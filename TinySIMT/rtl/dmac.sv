==> flow/design.v <==
module jtag_adapter(input logic clk, reset,
    input logic [31:0] dramAddress, dramWriteData,
    input logic readEnable, writeEnable,
    output logic [31:0] dramReadData,
    output logic dramValid,
    output logic [3:0]m_axi_awid,
    output logic [31:0]m_axi_awaddr,
    output logic [7:0]m_axi_awlen,
    output logic [2:0]m_axi_awsize,
    output logic [1:0]m_axi_awburst,
    output logic m_axi_awlock,
    output logic [3:0]m_axi_awcache,
    output logic [2:0]m_axi_awprot,
    output logic m_axi_awvalid,
    input logic m_axi_awready,
    output logic [31:0]m_axi_wdata,
    output logic [3:0]m_axi_wstrb,
    output logic m_axi_wlast,
    output logic m_axi_wvalid,
    input logic m_axi_wready,
    input logic [3:0]m_axi_bid,
    input logic [1:0]m_axi_bresp,
    input logic m_axi_bvalid,
    output logic m_axi_bready,
    output logic [3:0]m_axi_arid,
    output logic [31:0]m_axi_araddr,
    output logic [7:0]m_axi_arlen,
    output logic [2:0]m_axi_arsize,
    output logic [1:0]m_axi_arburst,
    output logic m_axi_arlock,
    output logic [3:0]m_axi_arcache,
    output logic [2:0]m_axi_arprot,
    output logic m_axi_arvalid,
    input logic m_axi_arready,
    input logic [3:0]m_axi_rid,
    input logic [31:0]m_axi_rdata,
    input logic [1:0]m_axi_rresp,
    input logic m_axi_rlast,
    input logic m_axi_rvalid,
    output logic m_axi_rready
    );
    typedef enum logic [3:0] {DORMANT, READ_ARSEND, READ_VALUE, READ_DONE,  WRITE_AWSEND, WRITE_DATA, WRITE_RESPONSE, WRITE_DONE} statetype;
    statetype state, nextstate;
    always_ff @(posedge clk, posedge reset)
        if(reset) begin
             state <= DORMANT;
             dramReadData <= 32'b0;
        end
        else begin
            state <= nextstate;
            if(m_axi_rvalid)
                dramReadData <= m_axi_rdata;
        end
    always_comb
        case(state)
            DORMANT: 
                nextstate = writeEnable ? WRITE_AWSEND : (readEnable? READ_ARSEND: DORMANT);
            READ_ARSEND:
                nextstate = (m_axi_arready & m_axi_arvalid) ? READ_VALUE: READ_ARSEND;
            READ_VALUE:
                nextstate = (m_axi_rready & m_axi_rvalid) ? READ_DONE : READ_VALUE; 
            READ_DONE:
                nextstate = DORMANT;
            WRITE_AWSEND:
                nextstate = (m_axi_awready & m_axi_awvalid) ? WRITE_DATA : WRITE_AWSEND;
            WRITE_DATA:
                nextstate = (m_axi_wready & m_axi_wvalid) ? WRITE_RESPONSE : WRITE_DATA;
            WRITE_RESPONSE:
                nextstate = (m_axi_bready & m_axi_bvalid) ? WRITE_DONE : WRITE_RESPONSE;
            WRITE_DONE:
                nextstate = DORMANT;
            default:
                nextstate = DORMANT;
        endcase
    assign m_axi_awid =  writeEnable? 4'b1 : 0;
    assign m_axi_awaddr = writeEnable ? dramAddress : 0;
    assign m_axi_awlen = 0;  
    assign m_axi_awsize = writeEnable? 3'b10 : 0;  
    assign m_axi_awburst = 2'b00;  
    assign m_axi_awlock = 0;
    assign m_axi_awcache = 4'b0;  
    assign m_axi_awprot = 3'b000;  
    assign m_axi_awvalid = (state==WRITE_AWSEND);
    assign dramValid = (state == WRITE_DONE) | (state == READ_DONE);
    assign m_axi_wdata = writeEnable? dramWriteData : 0;
    assign m_axi_wstrb = writeEnable ? 4'b1111 : 0;
    assign m_axi_wlast = writeEnable;
    assign m_axi_wvalid = (state == WRITE_DATA);
    assign m_axi_bready = (state==WRITE_RESPONSE);
    assign m_axi_arid = readEnable ? 4'b10 : 0;    
    assign m_axi_araddr = readEnable ? dramAddress : 0;
    assign m_axi_arlen = 0;
    assign m_axi_arsize = readEnable ? 3'b10: 0;  
    assign m_axi_arburst = 2'b00;  
    assign m_axi_arlock = 0;
    assign m_axi_arcache = 4'b0;  
    assign m_axi_arprot = 3'b000;  
    assign m_axi_arvalid = (state == READ_ARSEND);
    assign m_axi_rready = (state == READ_VALUE);
endmodule
module dma_ctrl(input logic clk, reset, 
                input logic [1:0] cmd,
                input logic [31:0] srcAddress, dstAddress,
                input logic [9:0] width,
                input logic [31:0] sramReadData, dramReadData, 
                output logic [13:0] sramAddress,
                output logic [31:0] sramWriteData,
                output logic sramWriteEnable,
                output logic [31:0] dramAddress, dramWriteData,
                output logic dramWriteEnable, dramReadEnable,
                input logic dramValid,
                output logic stall);
    typedef enum logic [3:0] {DORMANT, D2S_BEGIN, D2S_READ_REQUEST, D2S_WRITE, D2S_ONE_COMP, D2S_DONE_OR_NEXT,
                    S2D_BEGIN, S2D_READ, S2D_WRITE_REQUEST, S2D_ONE_COMP, S2D_DONE_OR_NEXT, DONE} statetype;
    statetype state, nextstate;
    logic [31:0] curData, nextSramAddress, nextDramAddress;
    logic [9:0] rest;
    always_ff @(posedge clk, posedge reset)
        if(reset) begin
             state <= DORMANT;
        end
        else begin
            state <= nextstate;
            case(nextstate)
                D2S_BEGIN:
                    begin
                        rest <= width;
                        nextSramAddress <= dstAddress;
                        nextDramAddress <= srcAddress;
                    end
                D2S_READ_REQUEST:
                    begin
                        sramAddress <= nextSramAddress[15:2];
                        dramAddress <= nextDramAddress;
                        curData <= dramReadData;
                    end
                D2S_WRITE:
                    begin
                        if(dramValid)
                            begin
                                curData <= dramReadData;
                                sramWriteData <= dramReadData;
                            end
                        else
                            sramWriteData <= curData;
                    end
                D2S_ONE_COMP:
                    begin
                        rest <= rest-1;
                        nextDramAddress <= nextDramAddress+4;
                        nextSramAddress <= nextSramAddress+4;
                    end
                S2D_BEGIN:
                    begin
                        rest <= width;
                        nextSramAddress <= srcAddress;
                        nextDramAddress <= dstAddress;
                    end
                S2D_READ:
                    begin
                        sramAddress <= nextSramAddress[15:2];
                        dramAddress <= nextDramAddress;
                    end
                S2D_ONE_COMP:
                    begin
                        rest <= rest-1;
                        nextDramAddress <= nextDramAddress+4;
                        nextSramAddress <= nextSramAddress+4;
                    end
            endcase
        end
    assign dramWriteEnable = (state == S2D_WRITE_REQUEST);
    assign sramWriteEnable = (state == D2S_WRITE);
    assign dramReadEnable = (state == D2S_READ_REQUEST);
    assign dramWriteData = sramReadData;
    always_comb
        case(state)
            DORMANT:
                case(cmd)
                    2'b01: nextstate = D2S_BEGIN;
                    2'b10: nextstate = S2D_BEGIN;
                    default: nextstate = DORMANT;
                endcase
            D2S_BEGIN:
                nextstate = D2S_READ_REQUEST;
            D2S_READ_REQUEST:
                nextstate = dramValid? D2S_WRITE: D2S_READ_REQUEST;
            D2S_WRITE:
                nextstate = D2S_ONE_COMP;
            D2S_ONE_COMP:
                nextstate = D2S_DONE_OR_NEXT;
            D2S_DONE_OR_NEXT:
                if(rest == 10'b0)
                    nextstate = DONE;
                else
                    nextstate = D2S_READ_REQUEST;
            S2D_BEGIN:
                nextstate = S2D_READ;
            S2D_READ:
                nextstate = S2D_WRITE_REQUEST;
            S2D_WRITE_REQUEST:
                nextstate = dramValid ? S2D_ONE_COMP : S2D_WRITE_REQUEST;
            S2D_ONE_COMP:
                nextstate = S2D_DONE_OR_NEXT;
            S2D_DONE_OR_NEXT:
                if(rest == 10'b0)
                    nextstate = DONE;
                else
                    nextstate = S2D_READ;
            DONE:
                nextstate = DORMANT;
            default:
                nextstate = DORMANT;
        endcase
    assign stall = (state != DORMANT);
endmodule
* Tool chain data of dma_ctrl *
Tool output for the design above, in the order of the flow.
Lines are those of the file above, counted from 1.
Not given: -

set-up
  top module = dma_ctrl
  clock port = clk
  standard-cell library = sky130hd
  timing corner = tt_025C_1v80

* Elaborated design *
Source: Yosys, flattened and elaborated, memories not mapped. Widths are those after wreduce. Registers that Yosys merges into a memory's read port (data or address) are not register bits. Print and check cells do not count.

cells by class
  $add $sub $neg = 3
  $mul = 0
  div/mod/pow operators = 0
  $lt $le $gt $ge = 0
  equality and inequality tests = 19
  shift-type cells = 0
  muxes and demuxes = 11
  bitwise logic cells = 1
  reductions and logical operators = 14

operators with widths
  kind                                         count
  case mux 32 bit (select 3 bit)               2
  adder 32 x 3 -> 32 bit with constant B       2
  case mux 32 bit (select 2 bit)               1
  case mux 4 bit (select 11 bit)               1
  2-to-1 mux 32 bit                            1
  == test 4 x 3 -> 1 bit with constant B       7
  case mux 10 bit (select 2 bit)               1
  == test 4 x 2 -> 1 bit with constant B       4
  == test 4 bit with constant B                4
  subtractor 10 x 1 -> 10 bit with constant B  1
  logical NOT 10 bit                           1
  AND reduction 2 bit                          5
  == test 4 x 1 -> 1 bit with constant B       2
  2-to-1 mux 4 bit                             2
  OR reduction 2 bit                           3
  case mux 3 bit (select 2 bit)                1
  nonzero test 2 bit                           2
  logical NOT 4 bit                            1
  nonzero test 4 bit                           1
  nonzero test 3 bit                           1
  == test 2 x 1 -> 1 bit with constant B       1
  == test 2 bit with constant B                1
  2-to-1 mux 1 bit                             2
  NOT 1 bit                                    1

word-level totals
  register bits = 188
  latch bits = 0
  bits in writable memories = 0
  memory bits (read-only) = 0
  clocked read ports x word width = 0
  memories kept = 0
  output and inout port bits = 114

* Longest topological paths *
Yosys ltp: most cells in a row. Word level: on the elaborated netlist, between registers, memories and ports. Mapped: between sequential cells and ports; inverters and the memories' decode and read muxes count.

depth
  depth in word-level cells = 7
  ABC_AREA = 1
  depth in mapped cells = 11

* Synthesis result *
Yosys stat after the flow's synthesis: flattened, memories mapped to cells. It holds for the ABC_AREA given above (unset counts as 0); a run with the other value may have another netlist.

mapped netlist
  cell count = 851
  mapped area = 8,304.2 um^2
  mapped flip-flops = 170
  buffer cells = 87

cells by type
  cell type                  count  total area (um^2)
  sky130_fd_sc_hd__edfxtp_1  166    4.98E+03
  sky130_fd_sc_hd__nand2_1   274    1.03E+03
  sky130_fd_sc_hd__nand3_1   88     440.422
  sky130_fd_sc_hd__buf_4     34     255.245
  sky130_fd_sc_hd__inv_1     62     232.723
  sky130_fd_sc_hd__nor2_1    44     165.158
  sky130_fd_sc_hd__a22oi_1   21     157.651
  sky130_fd_sc_hd__clkbuf_1  38     142.637
  sky130_fd_sc_hd__buf_6     9      101.347
  sky130_fd_sc_hd__dfrtp_1   4      100.096
  sky130_fd_sc_hd__nor3_1    20     100.096
  sky130_fd_sc_hd__o21ai_0   20     100.096
  sky130_fd_sc_hd__nand4_1   11     68.816
  sky130_fd_sc_hd__or2_2     8      50.048
  sky130_fd_sc_hd__xnor2_1   5      43.792
  sky130_fd_sc_hd__ha_1      3      37.536
  sky130_fd_sc_hd__buf_2     6      30.029
  sky130_fd_sc_hd__o21bai_1  4      30.029

Other cell types: 17; their cells: 34.

* Timing after synthesis *
Source: OpenSTA report_checks on the synthesized netlist (no wires, ideal clock, input and output delay 20% of the period each), path of least setup slack; recovery checks are left aside. Register names are those of the netlist, which keeps one name where synthesis merged equal registers.

path post-synthesis
  path kind = input-to-reg
  start point = in cmd[1]
  end point = reg curData[0]
  period = 5,560 ps
  library setup time = 502 ps
  launch time at the first pin = 1,112 ps
  data arrival time = 4,818 ps
  required time = 5,058 ps
  path slack = 240 ps
  delay of the path = 4,208 ps
  stages on the path = 5
  path buffers = 0
  synthesis period reached = 5,320 ps

"delay of the path" is the arrival time less input delay plus setup time.
"stages on the path" counts driving pins, that of a launching flip-flop among them; a cell with two outputs on the path counts twice.
"synthesis period reached" is the clock period less the worst setup slack; recovery checks do not enter. This is arithmetic on one report: input and output delays are still those of the set period (20% each).
Between the ends stands the longest chain of elaborated cells between them, by number of cells; it is not shown to be the way that was timed. Of several equally long chains one is given.
A line is the first line of the expression or statement that the cell stems from. Yosys adds cells for indexed reads and writes and turns some case tables into memories.
Only ways into the end's enable, where the timed path ends, are counted here.

between the ends, post-synthesis
  path through = sky130_fd_sc_hd__inv_1 sky130_fd_sc_hd__or2_2 sky130_fd_sc_hd__nor2_4 sky130_fd_sc_hd__nor2_1 sky130_fd_sc_hd__nor4_1
  length of the longest elaborated chain = 6
  elaborated cells between the ends (all ways) = 8
  source lines of those cells = 3
  classes of those cells = eq/ne (4); mux (2); reduce/logical (2)

RTL lines, path post-synthesis
  what                            line  source
  start: declaration              102   input logic [1:0] cmd,
  == test 2 bit                   179   case(cmd)
  case mux 3 bit (select 2 bit)   179
  case mux 4 bit (select 11 bit)  177   case(state)
  == test 4 x 2 -> 1 bit          124   case(nextstate)
  nonzero test 2 bit              -
  AND reduction 2 bit             -
  end: assignment                 135   curData <= dramReadData;
  end: assignment                 141   curData <= dramReadData;
  end: declaration                116   logic [31:0] curData, nextSramAddress, nextDramAddress;

* Worst path after layout *
Path of least setup slack in the final report of stored run 1 (OpenROAD, finished layout, wires in). Where an end is a register, its clock arrival counts in the times.
The report prints the path's times to 10 ps; the period is as set.

path post-layout
  path kind = reg-to-output
  start point = reg state[2]
  end point = out dramReadEnable
  period = 3,350 ps
  external output delay = 670 ps
  launch time at the first pin = 430 ps
  data arrival time = 1,850 ps
  required time = 2,680 ps
  path slack = 830 ps
  stages on the path = 5
  path buffers = 1

Between the ends stands the longest chain of elaborated cells between them, by number of cells; it is not shown to be the way that was timed. Of several equally long chains one is given.

between the ends, post-layout
  path through = sky130_fd_sc_hd__dfrtp_1 sky130_fd_sc_hd__nor2_4 sky130_fd_sc_hd__nand2_1 sky130_fd_sc_hd__inv_1 sky130_fd_sc_hd__clkdlybuf4s50_1
  length of the longest elaborated chain = 1
  elaborated cells between the ends (all ways) = 1
  classes of those cells = eq/ne (1)

RTL lines, path post-layout
  what                    line  source
  start: declaration      115   statetype state, nextstate;
  start: assignment       120   state <= DORMANT;
  start: assignment       123   state <= nextstate;
  == test 4 x 2 -> 1 bit  174   assign dramReadEnable = (state == D2S_READ_REQUEST);
  end: declaration        110   output logic dramWriteEnable, dramReadEnable,

Subject: flow runs of dma_ctrl

Hi,

dma_ctrl through Yosys and OpenROAD on sky130hd: 2 stored runs, unordered, with their settings and measured results. The constraints put input and output delay at 20% of the set period each and load the outputs with 0.01 pF.
"achieved clock period": clock period set for the run, less the worst setup slack. It is reckoned from that one timing run; input and output delays stay at 20% of the period that was set.
"worst setup path time" means the part of the period allowed to the worst setup path (the constraints hold back 20% at inputs and 20% at outputs) less its slack; where the path has registers, the arrival times of their clocks count too.
"worst setup path time" is known to 10 ps.

Stored run 1
==> flow/run.sh <==
#!/bin/bash
# the make line also repeats the synthesis and layout settings of config.mk as NAME=value (left out here)
make -C /OpenROAD-flow-scripts/flow DESIGN_CONFIG=/design/flow/config.mk WORK_HOME=/design/flow/orfs CLKGATE_MAP_FILE= finish
==> flow/config.mk <==
export PLATFORM = sky130hd
export DESIGN_NAME = dma_ctrl
export DESIGN_NICKNAME = dma_ctrl
export VERILOG_FILES = /design/flow/design.v
export SDC_FILE = /design/flow/constraint.sdc
export NUM_CORES = 4
export LEC_CHECK = 0
export ABC_AREA = 1
export CAP_MARGIN = 20
export CORE_MARGIN = 2
export CORE_UTILIZATION = 24
export CTS_CLUSTER_DIAMETER = 73
export PLACE_DENSITY_LB_ADDON = 0.25
export SETUP_SLACK_MARGIN = 0.73
export SLEW_MARGIN = 10
==> flow/constraint.sdc <==
create_clock -name core_clock -period 3.35 [get_ports {clk}]
set_input_delay 0.6700 -clock core_clock [delete_from_list [all_inputs] [get_ports {clk}]]
set_output_delay 0.6700 -clock core_clock [all_outputs]
set_load 0.01 [all_outputs]

==> results of stored run 1 <==
chip area after synthesis (Yosys): 8,304.2 um^2
die area: 36,105.7 um^2
utilization: 32.3 %
worst setup slack after layout: 829 ps
total negative slack: 0 ps
worst hold slack: 441 ps
achieved clock period: 2,521 ps
worst setup path time: 1,850 ps
worst setup path kind: reg-to-output

Stored run 2
==> flow/run.sh <==
#!/bin/bash
# the make line also repeats the synthesis and layout settings of config.mk as NAME=value (left out here)
make -C /OpenROAD-flow-scripts/flow DESIGN_CONFIG=/design/flow/config.mk WORK_HOME=/design/flow/orfs CLKGATE_MAP_FILE= finish
==> flow/config.mk <==
export PLATFORM = sky130hd
export DESIGN_NAME = dma_ctrl
export DESIGN_NICKNAME = dma_ctrl
export VERILOG_FILES = /design/flow/design.v
export SDC_FILE = /design/flow/constraint.sdc
export NUM_CORES = 4
export LEC_CHECK = 0
export CAP_MARGIN = 20
export CORE_MARGIN = 2
export CORE_UTILIZATION = 40
export SLEW_MARGIN = 20
==> flow/constraint.sdc <==
create_clock -name core_clock -period 7.56 [get_ports {clk}]
set_input_delay 1.5120 -clock core_clock [delete_from_list [all_inputs] [get_ports {clk}]]
set_output_delay 1.5120 -clock core_clock [all_outputs]
set_load 0.01 [all_outputs]

==> results of stored run 2 <==
chip area after synthesis (Yosys): 8,157.8 um^2
die area: 21,553.2 um^2
utilization: 52.7 %
worst setup slack after layout: 3,358 ps
total negative slack: 0 ps
worst hold slack: 422 ps
achieved clock period: 4,202 ps
worst setup path time: 2,690 ps
worst setup path kind: input-to-reg

Regards
